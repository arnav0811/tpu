==> flow/design.v <==
parameter int N = 4;
parameter int DW = 8;
parameter int AW = 32;
typedef enum logic [2:0] {
    READ_HOST_MEMORY = 3'd0,
    READ_WEIGHTS = 3'd1,
    MATRIX_MULTIPLY = 3'd2,
    WRITE_HOST_MEMORY = 3'd3
} tpu_instruction_e;
module mac #(
    parameter int DW = 8,
    parameter int AW = 32
) (
    input logic clk,  
    input logic [DW-1:0] act_in,  
    input logic [DW-1:0] weight_in,  
    output logic [DW-1:0] act_out,  
    output logic [DW-1:0] weight_out,  
    input logic valid_i,  
    output logic valid_o,  
    output logic signed [AW-1:0] psum_o  
);
    logic [DW-1:0] a_q, w_q;  
    always_ff @(posedge clk) begin
        a_q <= act_in;
        w_q <= weight_in;
    end
    assign act_out = a_q;
    assign weight_out = w_q;
    logic signed [AW-1:0] acc_r;  
    always_ff @(posedge clk) begin
        valid_o <= valid_i;
        if (valid_i) 
            acc_r <= acc_r + $signed(act_in) * $signed(weight_in);
        else
            acc_r <= '0;
    end
    assign psum_o = acc_r;
endmodule
From RTL to reports: mac
The steps from the RTL of mac to its reports follow in flow order.
Line numbers count from 1 in the design file above.
Operators carry their Yosys type and port widths (W data, S select, Z words).
Library cell names are shortened.
{ "inputs": {"top": "mac", "clock": "clk", "library": "sky130hd", "lib_corner": "tt_025C_1v80"} }

Elaborated design
Counts by Yosys on the flattened word-level netlist (proc, flatten, opt, wreduce; memories kept). Register bits leave out memories and registers merged into their read ports (data or address); mux counts leave out enables and synchronous resets folded into registers. Print and check cells are left out. Cells with the same type and inputs are merged into one.
{ "word_totals": {"latchBits": 0, "reg_bits": 49, "ram_bits": 0, "inputBits": 18, "mem_count": 0, "clocked_rd_ports_x_width": 0, "romBits": 0} }
{ "classes": {"n_eq": 0, "cmp": 0, "mul": 1, "reduce_logical": 0, "n_addsub": 1, "mux": 0, "shift": 0, "div": 0, "bitwise": 0} }
{ "op_table": {"columns": ["operator", "n"], "rows": [
  ["$mul A8 B8 Y16", 1],
  ["$add A32 B16 Y32", 1]
]} }

Logic depth
Depth = most cells in a row (Yosys ltp): at word level without a register or memory, in the mapped netlist without a sequential cell, where the memories' decode and read muxes count.
{ "depth": {"word_depth": 2, "abc_area": 1, "mapped_depth": 23, "ltp_nobuf": 22} }

After synthesis
The flow's flattened synthesis, as Yosys stat reports it; memories are mapped. The netlist is that of the ABC_AREA named above (0 if unset); the other value can give another one.
Totals and module areas in this step are rounded.
{ "by_type": {"columns": ["cell", "n", "area_total_um2"], "rows": [
  ["fa_1", 136, 2.72E+03],
  ["dfxtp_1", 49, 980.941],
  ["nand2_1", 240, 900.864],
  ["ha_1", 70, 875.84],
  ["inv_1", 207, 776.995],
  ["nor2_1", 55, 206.448],
  ["a21oi_1", 29, 145.139],
  ["nand3_1", 23, 115.11],
  ["clkbuf_1", 17, 63.811],
  ["o21ai_0", 12, 60.058],
  ["nand2_2", 9, 56.304],
  ["nand3_2", 5, 50.048],
  ["nand4_1", 8, 50.048],
  ["nor2_2", 7, 43.792],
  ["nand3b_1", 4, 30.029],
  ["nor3_2", 3, 30.029],
  ["a21oi_2", 3, 26.275],
  ["inv_2", 7, 26.275]
]} }
Other cell types: 14; their cells: 22.
{ "mapped": {"ff_cells": 49, "seqArea_um2": 980.9, "yosys_area_um2": 7332, "cells": 906} }

Path before layout
Path of least setup slack by OpenSTA after synthesis, without wires, with an ideal clock, recovery checks aside; 20% of the period is set as input and as output delay. Where synthesis merged equal registers, the netlist keeps one of their names.
{ "synth_timing": {"path_kind": "input to register", "startpoint": "in weight_in[0]", "endpoint": "reg acc_r[29]", "in_delay_ns": 2.180, "driving_pins": 18, "path_slack_ns": 3.961, "launch_ns": 2.180, "required_ns": 10.785, "arrival_time_ns": 6.824, "period_ns": 10.9, "path_delay_ns": 4.759, "setup_ns": 0.115, "synth_period_reached_ns": 6.939} }
"path_delay_ns" = arrival - input delay + setup time.
"driving_pins": output pins that drive a net of the path, with the launching flip-flop's if there is one; two outputs of one cell count as two.
"synth_period_reached_ns" = period - worst setup slack (recovery checks aside). The figure is calculated, with input and output delays left at 20% of the set period.
The rows between start and end are the longest chain of elaborated cells between them; the timing report does not say that the signal goes this way. Where chains are equally long, one stands for them.
Each line given opens the expression or statement behind the cell; cells for indexed reads and writes are added by Yosys, which also makes memories of some case tables.
{ "synth_between": {"path_cell_list": "clkbuf_1 -> nand2_1 -> inv_1 -> fa_1 -> fa_1 -> inv_1 -> fa_1 -> inv_1 -> fa_1 -> ha_1 -> ha_1 -> nand2_2 -> nor2_1 -> nand2_1 -> nor3_1 -> nand2_1 -> a21oi_1 -> nor2_1", "elab_chain_len": 2} }
{ "synth_rtl": {"columns": ["element", "line_no", "source"], "rows": [
  ["start: declaration", 16, "input logic [DW-1:0] weight_in,"],
  ["$mul A8 B8 Y16", 34, "acc_r <= acc_r + $signed(act_in) * $signed(weight_in);"],
  ["$add A32 B16 Y32", 34, null],
  ["end: assignment", 34, null],
  ["end: assignment", 36, "acc_r <= '0;"],
  ["end: declaration", 30, "logic signed [AW-1:0] acc_r;"]
]} }

Timing after layout
Path of least setup slack in the final report of flow run 1 (OpenROAD, finished layout, wires in). Where an end is a register, its clock arrival counts in the times.
{ "layout_timing": {"path_kind": "input to register", "startpoint": "in act_in[0]", "endpoint": "reg acc_r[30]", "path_slack_ns": 0.22, "driving_pins": 19, "in_delay_ns": 1.13, "period_ns": 5.63, "required_ns": 5.86, "launch_ns": 1.13, "arrival_time_ns": 5.64, "setup_ns": 0.07} }
The rows between start and end are the longest chain of elaborated cells between them; the timing report does not say that the signal goes this way. Where chains are equally long, one stands for them.
{ "layout_between": {"path_cell_list": "clkdlybuf4s50_1 -> or2_2 -> fa_1 -> fa_1 -> inv_1 -> fa_1 -> fa_1 -> fa_1 -> ha_4 -> nand2_2 -> nand2_1 -> nand2_1 -> nand2_1 -> nand2_2 -> nand3_4 -> nand2_2 -> nand3_1 -> and2_1 -> nor2_2", "elab_chain_len": 2} }
{ "layout_rtl": {"columns": ["element", "line_no", "source"], "rows": [
  ["start: declaration", 15, "input logic [DW-1:0] act_in,"],
  ["$mul A8 B8 Y16", 34, "acc_r <= acc_r + $signed(act_in) * $signed(weight_in);"],
  ["$add A32 B16 Y32", 34, null],
  ["end: assignment", 34, null],
  ["end: assignment", 36, "acc_r <= '0;"],
  ["end: declaration", 30, "logic signed [AW-1:0] acc_r;"]
]} }

==> runs of mac <==
Settings and measured results of 2 stored flow runs for module mac (sky130hd), not sorted in any way. The constraints put input and output delay at 20% of the set period each and load the outputs with 0.01 pF.
"period_less_ws_ns" is the run's clock period less its worst setup slack. It is reckoned from that one timing run; input and output delays stay at 20% of the period that was set.
"worst_path_allowed_less_slack_ns" is the time allowed to the run's worst setup path (the clock period less input and output delay, where it has them) less its slack. Clock arrival times count: a late capture clock shortens it, a late launch clock lengthens it.
The results are shown rounded.
[
  {
    "run": "flow run 1",
    "settings": { "period_ns": 5.63, "CORE_UTILIZATION": 48, "PLACE_DENSITY_LB_ADDON": 0.06, "CORE_ASPECT_RATIO": 0.86, "CORE_MARGIN": 3, "TNS_END_PERCENT": 60, "ABC_AREA": 1, "GPL_TIMING_DRIVEN": 1, "GPL_ROUTABILITY_DRIVEN": 1, "CAP_MARGIN": 25, "MIN_ROUTING_LAYER": "met1", "SLEW_MARGIN": 20 },
    "results": { "period_less_ws_ns": 5.410, "fin_ws_ns": 0.220, "tns_ns": 0.000, "synth_area_um2": 7332, "final_die_area_um2": 16800, "final_stdcell_area_um2": 9610, "worst_path_allowed_less_slack_ns": 4.28, "worst_setup_path_type": "input to register" }
  },
  {
    "run": "flow run 2",
    "settings": { "period_ns": 10.3, "CORE_UTILIZATION": 64, "PLACE_DENSITY_LB_ADDON": 0.23, "CORE_ASPECT_RATIO": 0.75, "CORE_MARGIN": 9, "CELL_PAD_IN_SITES_GLOBAL_PLACEMENT": 1, "GPL_ROUTABILITY_DRIVEN": 1, "CAP_MARGIN": 15, "MIN_ROUTING_LAYER": "met2", "SLEW_MARGIN": 20 },
    "results": { "period_less_ws_ns": 8.135, "fin_ws_ns": 2.165, "tns_ns": 0.000, "synth_area_um2": 6635, "final_die_area_um2": 14390, "final_stdcell_area_um2": 7630, "worst_path_allowed_less_slack_ns": 6.08, "worst_setup_path_type": "input to register" }
  }
]
